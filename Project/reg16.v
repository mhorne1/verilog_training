==> flow/design.v <==
module reg16(reg_out, clk, sclr_n, clk_ena, datain);  
output[15:0] reg_out ;
input clk, sclr_n, clk_ena;
input [15:0] datain;
reg [15:0] reg_out;
wire clk, sclr_n, clk_ena;
wire [15:0] datain;
always @(posedge clk   )  
begin
	if( (clk_ena == 1) && (sclr_n == 0) )
		reg_out = 16'b0;
	else if( (clk_ena == 1) && (sclr_n == 1) )
		reg_out = datain;
	else
		reg_out = reg_out;
end
endmodule
**Reports on reg16**

The steps from the RTL of reg16 to its reports follow in flow order.
Lines are those of the file above, counted from 1.
Not given: n/a

- Design top: reg16
- Clock: clk
- Cell library: sky130hd
- Corner: tt_025C_1v80

**Word level**

Source: Yosys, flattened and elaborated, memories not mapped. Widths are those after wreduce; folded enables and synchronous resets count as part of the registers. Registers that Yosys merges into a memory's read port (data or address) are not register bits. Print and check cells do not count. Equal cells are merged and count once.

- Bitwise gates (word level): 1
- Reductions and logical operators: 2

Operators by type and width:

| operator | number |
|---|---|
| 1-bit logical AND | 2 |
| 1-bit inverter | 1 |

- Flip-flop bits (word level): 16
- Input bits: 19
- Cells after elaboration: 4

**Logic depth**

Longest topological path by Yosys (ltp), each cell counted once; first at word level (registers and memories cut), then after technology mapping (sequential cells cut; the memories' decode and read muxes count).

- Word-level depth: 2
- ABC_AREA: 0
- Gate-level depth with buffers: 4
- Depth with buffers taken out: 2

**Mapped cells and area**

Source: synth_stat.txt of the flow (Yosys; design flattened, memories mapped). It holds for the ABC_AREA given above (unset counts as 0); a run with the other value may have another netlist.
Totals and module areas in this step are rounded.

Cells by type:

| cell type | number | area in all (um^2) |
|---|---|---|
| sky130_fd_sc_hd__dfxtp_1 | 16 | 320.307 |
| sky130_fd_sc_hd__nand3_1 | 16 | 80.077 |
| sky130_fd_sc_hd__inv_1 | 16 | 60.058 |
| sky130_fd_sc_hd__o21ai_0 | 9 | 45.043 |
| sky130_fd_sc_hd__o21ai_1 | 7 | 35.034 |
| sky130_fd_sc_hd__buf_4 | 3 | 22.522 |
| sky130_fd_sc_hd__buf_6 | 1 | 11.261 |
| sky130_fd_sc_hd__buf_2 | 1 | 5.005 |

- Cells in the netlist: 69
- Chip area (Yosys): 579 um^2
- Sequential part of the area: 320 um^2
- Flip-flops: 16
- Buffers: 5

**Timing after synthesis**

Path of least setup slack by OpenSTA after synthesis, without wires, with an ideal clock, recovery checks aside; 20% of the period is set as input and as output delay. Where synthesis merged equal registers, the netlist keeps one of their names.

- Path type: input to register
- From: in sclr_n
- To: reg reg_out[2]
- Period: 0.811 ns
- Input delay: 0.162 ns
- Time at the first pin: 0.162 ns
- Arrival time: 0.547 ns
- Required time: 0.690 ns
- Slack: 0.143 ns
- Delay of the path: 0.506 ns
- Driving pins on the path: 4
- Path buffers: 2
- Period reached after synthesis: 0.668 ns

"delay of the path" = arrival - input delay + setup time.
"driving pins on the path" counts driving pins, that of a launching flip-flop among them; a cell with two outputs on the path counts twice.
"period reached after synthesis" is the clock period less the worst setup slack; recovery checks do not enter. This is arithmetic on one report: input and output delays are still those of the set period (20% each).
Between the ends stands the longest chain of elaborated cells between them, by number of cells; it is not shown to be the way that was timed. Of several equally long chains one is given.
Each line given opens the expression or statement behind the cell; cells for indexed reads and writes are added by Yosys, which also makes memories of some case tables.
A register here has more assigning lines than the two given.

- Cells stage by stage: sky130_fd_sc_hd__buf_4 -> sky130_fd_sc_hd__buf_6 -> sky130_fd_sc_hd__nand3_1 -> sky130_fd_sc_hd__o21ai_0
- Cells in the longest elaborated chain: 2
- Elaborated cells on any way between the ends: 3
- Those cells by class: 1 x logic; 2 x reduce/logical

Ends and longest elaborated chain, post-synthesis:

| item | RTL line | RTL |
|---|---|---|
| start: declaration | 3 | `input clk, sclr_n, clk_ena;` |
| 1-bit inverter | 10 | `if( (clk_ena == 1) && (sclr_n == 0) )` |
| 1-bit logical AND | 10 |  |
| end: assignment | 13 | `reg_out = datain;` |
| end: assignment | 15 | `reg_out = reg_out;` |
| end: declaration | 2 | `output[15:0] reg_out ;` |

**Timing after layout**

Path of least setup slack in the final report of flow run B (OpenROAD, finished layout, wires in). Where an end is a register, its clock arrival counts in the times.

- Path type: register to output
- From: reg reg_out[13]
- To: out reg_out[13]
- Period: 1.21 ns
- External output delay: 0.24 ns
- Time at the first pin: 0.29 ns
- Arrival time: 0.85 ns
- Required time: 0.97 ns
- Slack: 0.12 ns
- Driving pins on the path: 2
- Path buffers: 1

A register here has more assigning lines than the two given.

- Cells stage by stage: sky130_fd_sc_hd__dfxtp_2 -> sky130_fd_sc_hd__clkdlybuf4s15_2
- Cells in the longest elaborated chain: 0
- Elaborated cells on any way between the ends: 0

Ends and longest elaborated chain, post-layout:

| item | RTL line | RTL |
|---|---|---|
| start: declaration | 2 | `output[15:0] reg_out ;` |
| start: assignment | 13 | `reg_out = datain;` |
| start: assignment | 15 | `reg_out = reg_out;` |
| end: declaration | 2 |  |

==> runs of reg16 <==
Below are 2 stored runs of the flow (Yosys, OpenROAD; platform sky130hd) on reg16, each with its settings and what was measured, unordered. Constraints: input delay and output delay 20% of the set period each, output load 0.01 pF.
"reached clock period" means the clock period less the worst setup slack. The figure is calculated, with input and output delays left at 20% of the set period.
"power consumption" is the tool's figure for a default switching activity; nothing was simulated.
Values from the reports are rounded here.

### Flow run A

Settings: `period_ns=0.431`, `CORE_UTILIZATION=54`, `PLACE_DENSITY=0.35`, `CORE_MARGIN=8`, `CELL_PAD_IN_SITES_DETAIL_PLACEMENT=0`, `ABC_AREA=0`, `GPL_TIMING_DRIVEN=0`, `CTS_CLUSTER_SIZE=17`, `CTS_CLUSTER_DIAMETER=377`, `CAP_MARGIN=0`, `MIN_ROUTING_LAYER=met2`, `SLEW_MARGIN=20`

No final report: placement broke off with GPL-0301.

### Flow run B

Settings: `period_ns=1.21`, `CORE_UTILIZATION=46`, `SETUP_SLACK_MARGIN=0.1`, `CORE_MARGIN=8`, `GPL_ROUTABILITY_DRIVEN=1`, `CTS_CLUSTER_SIZE=62`, `CAP_MARGIN=30`, `SLEW_MARGIN=20`

- Standard-cell area after layout: 961 um^2
- Setup slack of the critical path: 0.116 ns
- Power consumption: 1.17 mW
- Summed negative setup slack: 0.000 ns
- Reached clock period: 1.094 ns
- Area of the die: 2650 um^2
- Mapped cell area after synthesis: 579 um^2
- Lowest hold slack: 0.463 ns
